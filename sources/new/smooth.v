==> flow/design.v <==
`timescale 1ns / 1ps
module smooth(
    input clk,
    input reset,
    input [23:0] RGB_Smooth, 
    input [7:0] top,
    input [7:0] bot,
    input [7:0] left,
    input [7:0] right,
    input [7:0] top_left,
    input [7:0] top_right,
    input [7:0] bot_left,
    input [7:0] bot_right,
    output reg [23:0] RGB_Smoothened
    );
    integer transform;
    initial begin
        RGB_Smoothened   = 0;
    end
    always @(posedge clk)begin
        if(reset)begin
            RGB_Smoothened   = 0;
            end
        else begin
            transform =  RGB_Smooth[15:8] +
                         top +
                         bot +
                         left +
                         right +
                         top_left +
                         top_right +
                         bot_left +
                         bot_right;
            RGB_Smoothened[7:0]=(transform >> 3) - (transform >> 6);  
            RGB_Smoothened[15:8]=(transform >> 3) - (transform >> 6);  
            RGB_Smoothened[23:16]=(transform >> 3) - (transform >> 6);  
            end
       end
endmodule
# Reports on smooth
# The steps from the RTL of smooth to its reports follow in flow order.
# Lines are those of the file above, counted from 1.
# The mark - stands for no value.
# design
top_module,smooth
clk_port,clk
library,sky130hd
pvt_corner,tt_025C_1v80

# Elaborated design
# Counts by Yosys on the flattened word-level netlist (proc, flatten, opt, wreduce; memories kept). Register bits leave out memories and registers merged into their read ports (data or address); mux counts leave out enables and synchronous resets folded into registers. Print and check cells are left out. Cells with the same type and inputs are merged into one.
# op_classes
n_addsub,9
mux,1
# ops
operator,count
14-bit by 8-bit adder with 14-bit output,2
13-bit by 8-bit adder with 14-bit output,1
12-bit by 8-bit adder with 13-bit output,1
11-bit by 8-bit adder with 12-bit output,1
10-bit by 8-bit adder with 11-bit output,1
9-bit by 8-bit adder with 10-bit output,1
8-bit by 8-bit adder with 9-bit output,1
8-bit subtractor,1
8-bit 2-to-1 mux,1
# word_totals
regBits,24
output_inout_bits,24
wordCells,11

# Logic depth
# Depth = most cells in a row (Yosys ltp): at word level without a register or memory, in the mapped netlist without a sequential cell, where the memories' decode and read muxes count.
# logic_depth
word_depth,10
ABC_AREA,0
mapped_depth,20

# Mapped cells and area
# The flow's flattened synthesis, as Yosys stat reports it; memories are mapped. The netlist is that of the ABC_AREA named above (0 if unset); the other value can give another one.
# The area totals of this step are shown rounded.
# by_type
cell,count,type_area_um2
sky130_fd_sc_hd__fa_1,54,1.08E+03
sky130_fd_sc_hd__inv_1,82,307.795
sky130_fd_sc_hd__ha_1,14,175.168
sky130_fd_sc_hd__dfxtp_1,8,160.154
sky130_fd_sc_hd__buf_4,16,120.115
sky130_fd_sc_hd__xnor2_1,7,61.309
sky130_fd_sc_hd__nor2_1,15,56.304
sky130_fd_sc_hd__a21oi_1,8,40.038
sky130_fd_sc_hd__xor2_1,4,35.034
sky130_fd_sc_hd__nor3_1,5,25.024
sky130_fd_sc_hd__nand4b_4,1,23.773
sky130_fd_sc_hd__nand2b_1,3,18.768
sky130_fd_sc_hd__a21oi_4,1,16.266
sky130_fd_sc_hd__mux2_4,1,15.014
sky130_fd_sc_hd__nand2_1,4,15.014
sky130_fd_sc_hd__nand3_1,3,15.014
sky130_fd_sc_hd__o21a_1,2,15.014
sky130_fd_sc_hd__a211oi_2,1,12.512
# Not listed: further types 25, cells in them 29.
# mapped
stdcells,258
mapped_area_um2,2414
seq_area_um2,160.2
ff_cells,8
n_buf,17

# Worst setup path after synthesis
# Source: OpenSTA report_checks on the synthesized netlist (no wires, ideal clock, input and output delay 20% of the period each), path of least setup slack; recovery checks are left aside. Register names are those of the netlist, which keeps one name where synthesis merged equal registers.
# synth_path
path_type,input-to-reg
startpoint,input port top[2]
endpoint,register RGB_Smoothened[22]
period_ns,11.6
in_delay_ns,2.320
setup_ns,0.130
t_first_pin_ns,2.320
arrival_ns,6.903
required_ns,11.470
path_slack_ns,4.567
delay_ns,4.713
driving_pins,19
period_less_setup_slack_ns,7.033
# "delay_ns" is the arrival time less input delay plus setup time.
# "driving_pins" counts driving pins, that of a launching flip-flop among them; a cell with two outputs on the path counts twice.
# "period_less_setup_slack_ns" = period - worst setup slack (recovery checks aside). The figure is calculated, with input and output delays left at 20% of the set period.
# Between the ends stands the longest chain of elaborated cells between them, by number of cells; it is not shown to be the way that was timed. Of several equally long chains one is given.
# Each line given opens the expression or statement behind the cell; cells for indexed reads and writes are added by Yosys, which also makes memories of some case tables.
# synth_via
path_cell_list,sky130_fd_sc_hd__inv_1 > sky130_fd_sc_hd__fa_1 > sky130_fd_sc_hd__inv_1 > sky130_fd_sc_hd__fa_1 > sky130_fd_sc_hd__fa_1 > sky130_fd_sc_hd__fa_1 > sky130_fd_sc_hd__nand4b_4 > sky130_fd_sc_hd__fa_1 > sky130_fd_sc_hd__nand2b_1 > sky130_fd_sc_hd__a21oi_1 > sky130_fd_sc_hd__xor2_1 > sky130_fd_sc_hd__ha_1 > sky130_fd_sc_hd__inv_1 > sky130_fd_sc_hd__ha_1 > sky130_fd_sc_hd__a21oi_1 > sky130_fd_sc_hd__a21oi_1 > sky130_fd_sc_hd__o311ai_0 > sky130_fd_sc_hd__and3_1 > sky130_fd_sc_hd__nor3_1
elab_chain_cells,10
cells_between,10
classes_between,add/sub: 9; mux: 1
# synth_rtl
element,line_no,rtl
"start, declared",6,"input [7:0] top,"
8-bit by 8-bit adder with 9-bit output,25,transform =  RGB_Smooth[15:8] +
9-bit by 8-bit adder with 10-bit output,25,
10-bit by 8-bit adder with 11-bit output,25,
11-bit by 8-bit adder with 12-bit output,25,
12-bit by 8-bit adder with 13-bit output,25,
13-bit by 8-bit adder with 14-bit output,25,
14-bit by 8-bit adder with 14-bit output x2,25,
8-bit subtractor,36,RGB_Smoothened[23:16]=(transform >> 3) - (transform >> 6);
8-bit 2-to-1 mux,21,if(reset)begin
"end, assigned",22,RGB_Smoothened   = 0;
"end, assigned",36,
"end, declared",14,output reg [23:0] RGB_Smoothened

# Worst path after layout
# Path of least setup slack in the final report of flow run A (OpenROAD, finished layout, wires in). Where an end is a register, its clock arrival counts in the times.
# layout_path
path_type,input-to-reg
startpoint,input port top[2]
endpoint,register RGB_Smoothened[22]
period_ns,10.1
in_delay_ns,2.02
setup_ns,0.12
t_first_pin_ns,2.02
arrival_ns,7.40
required_ns,10.19
path_slack_ns,2.80
driving_pins,20
# Between the ends stands the longest chain of elaborated cells between them, by number of cells; it is not shown to be the way that was timed. Of several equally long chains one is given.
# layout_via
path_cell_list,sky130_fd_sc_hd__clkdlybuf4s50_1 > sky130_fd_sc_hd__inv_1 > sky130_fd_sc_hd__fa_1 > sky130_fd_sc_hd__inv_1 > sky130_fd_sc_hd__fa_1 > sky130_fd_sc_hd__fa_1 > sky130_fd_sc_hd__fa_1 > sky130_fd_sc_hd__nand4b_4 > sky130_fd_sc_hd__fa_1 > sky130_fd_sc_hd__nand2b_1 > sky130_fd_sc_hd__a21oi_1 > sky130_fd_sc_hd__xor2_1 > sky130_fd_sc_hd__ha_1 > sky130_fd_sc_hd__inv_1 > sky130_fd_sc_hd__ha_1 > sky130_fd_sc_hd__a21oi_1 > sky130_fd_sc_hd__a21oi_1 > sky130_fd_sc_hd__o311ai_0 > sky130_fd_sc_hd__and3_1 > sky130_fd_sc_hd__nor3_1
elab_chain_cells,10
cells_between,10
classes_between,add/sub: 9; mux: 1
# layout_rtl
element,line_no,rtl
"start, declared",6,"input [7:0] top,"
8-bit by 8-bit adder with 9-bit output,25,transform =  RGB_Smooth[15:8] +
9-bit by 8-bit adder with 10-bit output,25,
10-bit by 8-bit adder with 11-bit output,25,
11-bit by 8-bit adder with 12-bit output,25,
12-bit by 8-bit adder with 13-bit output,25,
13-bit by 8-bit adder with 14-bit output,25,
14-bit by 8-bit adder with 14-bit output x2,25,
8-bit subtractor,36,RGB_Smoothened[23:16]=(transform >> 3) - (transform >> 6);
8-bit 2-to-1 mux,21,if(reset)begin
"end, assigned",22,RGB_Smoothened   = 0;
"end, assigned",36,
"end, declared",14,output reg [23:0] RGB_Smoothened

# smooth through Yosys and OpenROAD on sky130hd: 2 stored runs, unordered, with their settings and measured results. The constraints put input and output delay at 20% of the set period each and load the outputs with 0.01 pF.
# "period_less_ws_ns" means the clock period less the worst setup slack. The figure is calculated, with input and output delays left at 20% of the set period.
# "worstPathTime_ns" is the time allowed to the run's worst setup path (the clock period less input and output delay, where it has them) less its slack. Clock arrival times count: a late capture clock shortens it, a late launch clock lengthens it.
# The measured numbers are rounded.
# Among the settings, -- means not set for that run.
stored run,period_ns,CORE_UTILIZATION,PLACE_DENSITY_LB_ADDON,GPL_TIMING_DRIVEN,CAP_MARGIN,MAX_ROUTING_LAYER,CORE_MARGIN,SLEW_MARGIN,SETUP_SLACK_MARGIN,PLACE_DENSITY,CELL_PAD_IN_SITES_GLOBAL_PLACEMENT,TNS_END_PERCENT,ABC_AREA,design.die.area_um2,worstPathTime_ns,worstPathKind,worstSetupSlack_ns,fin_tns_ns,period_less_ws_ns,finish.stdcell_area_um2,timing.hold.ws_ns,finish.utilization_frac,ys_area_um2
flow run A,10.1,41,0.18,1,0,met5,2,20,--,--,--,--,--,6517,5.28,input-to-reg,2.798,0.000,7.302,3392,2.532,0.605,2414
flow run B,5.81,25,--,--,25,--,2,20,-0.09,0.68,0,35,1,11750,4.51,input-to-reg,0.139,0.000,5.671,4064,1.547,0.378,2724
